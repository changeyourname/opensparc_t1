==> flow/design.v <==
module bw_r_irf_register(clk, wrens, save, save_addr, restore, restore_addr, wr_data0, wr_data1, wr_data2, wr_data3, rd_thread, rd_data);
	input		clk;
	input	[3:0]	wrens;
	input		save;
	input	[4:0]	save_addr;
	input		restore;
	input	[4:0]	restore_addr;
	input	[71:0]	wr_data0;
	input	[71:0]	wr_data1;
	input	[71:0]	wr_data2;
	input	[71:0]	wr_data3;
	input	[1:0]	rd_thread;
	output	[71:0]	rd_data;
    reg	[71:0]	window[31:0] ;
reg	[71:0]	reg_th0, reg_th1, reg_th2, reg_th3;
reg	[4:0]	rd_addr;
reg	[4:0]	wr_addr;
reg		save_d;
initial begin
  reg_th0 = 72'b0;
  reg_th1 = 72'b0;
  reg_th2 = 72'b0;
  reg_th3 = 72'b0;
end
bw_r_irf_72_4x1_mux mux4_1(
	.sel(rd_thread),
	.x0(reg_th0),
	.x1(reg_th1),
	.x2(reg_th2),
	.x3(reg_th3),
	.y(rd_data)
	);
  always @(negedge clk) begin
    rd_addr = restore_addr;
  end
  wire [71:0] restore_data = window[rd_addr];
  always @(posedge clk) begin
    wr_addr <= save_addr;
  end
  always @(posedge clk) begin
    save_d <= save;
  end
  wire [71:0] save_data;
  bw_r_irf_72_4x1_mux mux4_2(
        .sel(wr_addr[4:3]),
        .x0(reg_th0),
        .x1(reg_th1),
        .x2(reg_th2),
        .x3(reg_th3),
        .y(save_data)
        );
  always @(negedge clk) begin
    if(save_d) window[wr_addr] <= save_data;
  end
  wire [3:0] restores = (1'b1 << rd_addr[4:3]) & {4{restore}};
  wire [71:0] wrdata0, wrdata1, wrdata2, wrdata3;
  bw_r_irf_72_2x1_mux mux2_5(
        .sel(restores[0]),
        .x0(wr_data0),
        .x1(restore_data),
        .y(wrdata0)
        );
  bw_r_irf_72_2x1_mux mux2_6(
        .sel(restores[1]),
        .x0(wr_data1),
        .x1(restore_data),
        .y(wrdata1)
        );
  bw_r_irf_72_2x1_mux mux2_7(
        .sel(restores[2]),
        .x0(wr_data2),
        .x1(restore_data),
        .y(wrdata2)
        );
  bw_r_irf_72_2x1_mux mux2_8(
        .sel(restores[3]),
        .x0(wr_data3),
        .x1(restore_data),
        .y(wrdata3)
        );
  wire [3:0] wr_en = wrens | (restores & {4{(wr_addr[4:0] != rd_addr[4:0])}});
  always @(posedge clk) begin
    if(wr_en[0]) reg_th0 <= wrdata0;
    if(wr_en[1]) reg_th1 <= wrdata1;
    if(wr_en[2]) reg_th2 <= wrdata2;
    if(wr_en[3]) reg_th3 <= wrdata3;
  end
endmodule
module bw_r_irf_72_4x1_mux(sel, y, x0, x1, x2, x3);
	input	[1:0]	sel;
	input	[71:0]	x0;
	input	[71:0]	x1;
	input	[71:0]	x2;
	input	[71:0]	x3;
	output	[71:0] y;
	reg	[71:0] y;
	always @(sel or x0 or x1 or x2 or x3)
		case(sel)
		  2'b00: y = x0;
		  2'b01: y = x1;
		  2'b10: y = x2;
		  2'b11: y = x3;
		endcase
endmodule
module bw_r_irf_72_2x1_mux(sel, y, x0, x1);
	input		sel;
	input	[71:0]	x0;
	input	[71:0]	x1;
	output	[71:0] y;
	reg	[71:0] y;
	always @(sel or x0 or x1)
		case(sel)
		  1'b0: y = x0;
		  1'b1: y = x1;
		endcase
endmodule
======== From RTL to reports: bw_r_irf_register ========
What the tools print for bw_r_irf_register, step after step.
Line numbers count from 1 in the design file above.
Operators carry their Yosys type and port widths (W data, S select, Z words).
Cell names lack the library's common part.
A cell with n/a has no value.
design
  top ..................................... bw_r_irf_register
  clock port .............................. clk
  library ................................. sky130hd
  corner .................................. tt_025C_1v80

======== Word level ========
Counts by Yosys on the flattened word-level netlist (proc, flatten, opt, wreduce; memories kept). Print and check cells are left out. Cells with the same type and inputs are merged into one.
Yosys's memory passes give these memory sizes; they may raise the number of words (mostly to a power of two), join words into wider ones and drop unused or constant bits.
word-level totals
  register bits ........................... 299
  memory bits (writable) .................. 2,304
  clocked read ports x word width ......... 72
  memories ................................ 1
  output and inout port bits .............. 72
  elaborated cells ........................ 34
cells by class
  equal/unequal tests ..................... 7
  shift-type cells ........................ 1
  multiplexer cells ....................... 9
  bitwise logic cells ..................... 7
  reductions and logical operators ........ 2
memories
  name    words  width  read ports  write ports  RTL line  RTL
  window  32     72     1           1            14        reg [71:0] window[31:0] ;
operators by type and width
  operator               count
  $pmux W72 S4           2
  $pmux W72 S2           4
  $mux W72               1
  $eq A2 B2 Y1 const B   4
  $and A4 B4 Y4          2
  $ne A5 B5 Y1           1
  $mux W5                1
  $shl A1 B2 Y4 const A  1
  $not A1 Y1             4
  $eq A2 B1 Y1 const B   2
  $logic_not A2 Y1       2
  $or A4 B4 Y4           1
  $mux W1                1

======== Depth ========
Longest topological path by Yosys (ltp), each cell counted once; first at word level (registers and memories cut), then after technology mapping (sequential cells cut; the memories' decode and read muxes count).
logic depth
  word-level depth ........................ 4
  ABC_AREA ................................ 0
  mapped depth ............................ 8
  mapped depth without buffers ............ 4

======== Netlist ========
Yosys stat after the flow's synthesis: flattened, memories mapped to cells. It holds for the ABC_AREA given above (unset counts as 0); a run with the other value may have another netlist.
mapped netlist
  standard cells after synthesis .......... 5,468
  chip area (Yosys) ....................... 0.1031164 mm2
  area of sequential cells ................ 0.0780549 mm2
  mapped flip-flops ....................... 2,603
cells by type
  cell      count  total area (um2)
  edfxtp_1  2,592  7.78E+04
  mux2_2    576    6.49E+03
  mux2i_1   576    5,765.53
  mux4_2    144    3,243.11
  a221o_1   288    2.88E+03
  o22ai_1   288    1.8E+03
  o21ai_1   288    1.44E+03
  nand2_1   290    1.09E+03
  buf_4     79     593.069
  clkbuf_1  155    581.808
  buf_2     68     340.326
  buf_6     22     247.738
  dfxtp_1   11     220.211
  clkbuf_8  11     151.395
  nor2_1    34     127.622
  buf_1     14     52.55
  nand3b_1  7      52.55
  buf_12    2      40.038
Other cell types: 12; their cells: 23.
The figures by module come from a second, unflattened synthesis with its own total; it is not the netlist above.
unflattened totals
  cell total of the unflattened synthesis .. 5,552
  area (unflattened synthesis) ............ 0.1065747 mm2
Rows give one instance, submodules left out.
by module
  module               instances  cells  area (mm2)
  bw_r_irf_register    1          5,056  0.0980365
  bw_r_irf_72_2x1_mux  4          80     0.0012249
  bw_r_irf_72_4x1_mux  2          88     0.0018192

Measured data: module bw_r_irf_register, platform sky130hd, 2 stored runs of the flow under differing settings, order arbitrary. Input and output delays are each 20% of the period that was set; the output load is 0.01 pF.
"total power of the final layout" rests on the timing tool's default activity at the inputs, not on a simulated workload.

======== run A ========
==> flow/run.sh <==
#!/bin/bash
# the make line also repeats the synthesis and layout settings of config.mk as NAME=value (left out here)
make -C /OpenROAD-flow-scripts/flow DESIGN_CONFIG=/design/flow/config.mk WORK_HOME=/design/flow/orfs CLKGATE_MAP_FILE= finish
==> flow/config.mk <==
export PLATFORM = sky130hd
export DESIGN_NAME = bw_r_irf_register
export DESIGN_NICKNAME = bw_r_irf_register
export VERILOG_FILES = /design/flow/design.v
export SDC_FILE = /design/flow/constraint.sdc
export NUM_CORES = 4
export LEC_CHECK = 0
export CAP_MARGIN = 20
export CORE_MARGIN = 2
export CORE_UTILIZATION = 40
export SETUP_SLACK_MARGIN = 0.58
export SLEW_MARGIN = 20
==> flow/constraint.sdc <==
create_clock -name core_clock -period 11.0 [get_ports {clk}]
set_input_delay 2.2000 -clock core_clock [delete_from_list [all_inputs] [get_ports {clk}]]
set_output_delay 2.2000 -clock core_clock [all_outputs]
set_load 0.01 [all_outputs]

-------- measured, run A --------
  post-synthesis cell area ................ 0.1031164 mm2
  die size ................................ 0.261868 mm2
  std-cell area (final layout) ............ 0.129648 mm2
  final utilization ....................... 50.5 %
  worst slack on setup checks ............. 2,074 ps
  summed negative setup slack ............. 0 ps
  worst-case hold slack ................... 1,706 ps
  total power of the final layout ......... 0.026135 W

======== run B ========
==> flow/run.sh <==
#!/bin/bash
# the make line also repeats the synthesis and layout settings of config.mk as NAME=value (left out here)
make -C /OpenROAD-flow-scripts/flow DESIGN_CONFIG=/design/flow/config.mk WORK_HOME=/design/flow/orfs CLKGATE_MAP_FILE= finish
==> flow/config.mk <==
export PLATFORM = sky130hd
export DESIGN_NAME = bw_r_irf_register
export DESIGN_NICKNAME = bw_r_irf_register
export VERILOG_FILES = /design/flow/design.v
export SDC_FILE = /design/flow/constraint.sdc
export NUM_CORES = 4
export LEC_CHECK = 0
export CAP_MARGIN = 20
export CELL_PAD_IN_SITES_GLOBAL_PLACEMENT = 3
export CORE_ASPECT_RATIO = 0.92
export CORE_MARGIN = 7
export CORE_UTILIZATION = 52
export CTS_CLUSTER_SIZE = 96
export GPL_TIMING_DRIVEN = 0
export MIN_ROUTING_LAYER = met1
export PLACE_DENSITY = 0.79
export SLEW_MARGIN = 15
export TNS_END_PERCENT = 40
==> flow/constraint.sdc <==
create_clock -name core_clock -period 18.5 [get_ports {clk}]
set_input_delay 3.7000 -clock core_clock [delete_from_list [all_inputs] [get_ports {clk}]]
set_output_delay 3.7000 -clock core_clock [all_outputs]
set_load 0.01 [all_outputs]

-------- measured, run B --------
  post-synthesis cell area ................ 0.1031164 mm2
  die size ................................ 0.210975 mm2
  std-cell area (final layout) ............ 0.132329 mm2
  final utilization ....................... 67.3 %
  worst slack on setup checks ............. 5,119 ps
  summed negative setup slack ............. 0 ps
  worst-case hold slack ................... 1,148 ps
  total power of the final layout ......... 0.015605 W
